==> flow/design.v <==
module lms_rx(
	input							mclk_rx,
	input 			[11:0] 	dio_rx,
	input 						iqsel_rx,
	output						fclk_rx,
	output						rxen_rx,
	output						txnrx_rx,
	output			[23:0] 	data_Ih_Ql,
	output	reg				clk_data_in
);
assign rxen_rx 	= 1;
assign txnrx_rx 	= 0;
assign fclk_rx 	= 0;
parameter CH_A = 0, CH_B = 1;
reg [11:0] DAI, DAQ;
assign data_Ih_Ql = {DAI, DAQ};
always @(posedge mclk_rx)
begin
	if (iqsel_rx == CH_A)
		DAI <= dio_rx;
end
always @(negedge mclk_rx)
begin
	if (iqsel_rx == CH_A)
		DAQ <= dio_rx;
end
always @(posedge mclk_rx)
begin
	clk_data_in <= ~iqsel_rx;
end
endmodule
== Reports on lms_rx ==
Tool output for the design above, in the order of the flow.
Line numbers count from 1 in the design file above.
Operators: Yosys type, input widths -> output width; for muxes data width and select width s.
The mark n/a stands for no value.
Set-up
  design top: lms_rx
  clock port: mclk_rx
  library: sky130hd
  timing corner: tt_025C_1v80

== After elaboration ==
Yosys after proc, flatten, opt, wreduce and memory -nomap, before mapping. Enables and synchronous resets that opt folds into registers are not counted as muxes. Memory bits, and registers merged into a memory's read port (data or address), are not among the register bits. Print and check cells are not counted.
Bit counts
  output and inout port bits: 28
  flip-flop bits (word level): 25
  elaborated cells: 4
  input bits: 14
Operators by class
  bitwise operators: 1
Operators by type and width (count)
  $not 1->1: 1

== Logic depth ==
Yosys ltp: most cells in a row. Word level: on the elaborated netlist, between registers, memories and ports. Mapped: between sequential cells and ports; inverters and the memories' decode and read muxes count.
Depth
  word-level depth: 1
  ABC_AREA: 0
  gate-level depth with buffers: 1
  gate-level depth less buffers: 1

== Netlist ==
Yosys stat after the flow's synthesis: flattened, memories mapped to cells. It holds for the ABC_AREA given above (unset counts as 0); a run with the other value may have another netlist.
Mapped netlist
  flip-flop cells: 25
  chip area (Yosys): 778.2 um2
  cell count: 32
  buffers: 3
  sequential part of the area: 740.7 um2
Cell types
  sky130_fd_sc_hd__edfxtp_1: count 24, area in all 720.691 um2
  sky130_fd_sc_hd__buf_4: count 3, area in all 22.522 um2
  sky130_fd_sc_hd__dfxtp_1: count 1, area in all 20.019 um2
  sky130_fd_sc_hd__conb_1: count 2, area in all 7.507 um2
  sky130_fd_sc_hd__inv_1: count 2, area in all 7.507 um2

Appendix: measured runs

Settings and measured results of 2 stored flow runs for module lms_rx (sky130hd), not sorted in any way. The constraints put input and output delay at 20% of the set period each and load the outputs with 0.01 pF.

Flow files of run 1
==> flow/run.sh <==
#!/bin/bash
# the make line also repeats the synthesis and layout settings of config.mk as NAME=value (left out here)
make -C /OpenROAD-flow-scripts/flow DESIGN_CONFIG=/design/flow/config.mk WORK_HOME=/design/flow/orfs CLKGATE_MAP_FILE= finish
==> flow/config.mk <==
export PLATFORM = sky130hd
export DESIGN_NAME = lms_rx
export DESIGN_NICKNAME = lms_rx
export VERILOG_FILES = /design/flow/design.v
export SDC_FILE = /design/flow/constraint.sdc
export NUM_CORES = 4
export LEC_CHECK = 0
export CAP_MARGIN = 20
export CELL_PAD_IN_SITES_GLOBAL_PLACEMENT = 0
export CORE_ASPECT_RATIO = 0.61
export CORE_MARGIN = 5
export CORE_UTILIZATION = 20
export CTS_CLUSTER_SIZE = 74
export GPL_ROUTABILITY_DRIVEN = 0
export HOLD_SLACK_MARGIN = 0.0
export MIN_ROUTING_LAYER = met1
export PLACE_DENSITY = 0.54
export SETUP_SLACK_MARGIN = 1.16
export SLEW_MARGIN = 25
export TNS_END_PERCENT = 20
==> flow/constraint.sdc <==
create_clock -name core_clock -period 4.92 [get_ports {mclk_rx}]
set_input_delay 0.9840 -clock core_clock [delete_from_list [all_inputs] [get_ports {mclk_rx}]]
set_output_delay 0.9840 -clock core_clock [all_outputs]
set_load 0.01 [all_outputs]

report of run 1
yosys chip area after synthesis (um^2): 778.2
finish__design__die__area: 5277.2
finish__design__instance__area__stdcell: 1243.7
finish__design__instance__utilization: 0.3380
finish__timing__setup__ws: 0.640
finish__timing__setup__tns: 0.000
finish__timing__hold__ws: 1.299

Flow files of run 2
==> flow/run.sh <==
#!/bin/bash
# the make line also repeats the synthesis and layout settings of config.mk as NAME=value (left out here)
make -C /OpenROAD-flow-scripts/flow DESIGN_CONFIG=/design/flow/config.mk WORK_HOME=/design/flow/orfs CLKGATE_MAP_FILE= finish
==> flow/config.mk <==
export PLATFORM = sky130hd
export DESIGN_NAME = lms_rx
export DESIGN_NICKNAME = lms_rx
export VERILOG_FILES = /design/flow/design.v
export SDC_FILE = /design/flow/constraint.sdc
export NUM_CORES = 4
export LEC_CHECK = 0
export CAP_MARGIN = 20
export CORE_ASPECT_RATIO = 0.58
export CORE_MARGIN = 7
export CORE_UTILIZATION = 26
export CTS_CLUSTER_SIZE = 32
export MAX_ROUTING_LAYER = met4
export MIN_ROUTING_LAYER = met1
export PLACE_DENSITY_LB_ADDON = 0.23
export SETUP_SLACK_MARGIN = -0.16
export SLEW_MARGIN = 20
==> flow/constraint.sdc <==
create_clock -name core_clock -period 1.91 [get_ports {mclk_rx}]
set_input_delay 0.3820 -clock core_clock [delete_from_list [all_inputs] [get_ports {mclk_rx}]]
set_output_delay 0.3820 -clock core_clock [all_outputs]
set_load 0.01 [all_outputs]

report of run 2
yosys chip area after synthesis (um^2): 778.2
finish__design__die__area: 4778.3
finish__design__instance__area__stdcell: 1247.5
finish__design__instance__utilization: 0.4594
finish__timing__setup__ws: -0.253
finish__timing__setup__tns: -4.408
finish__timing__hold__ws: 0.697
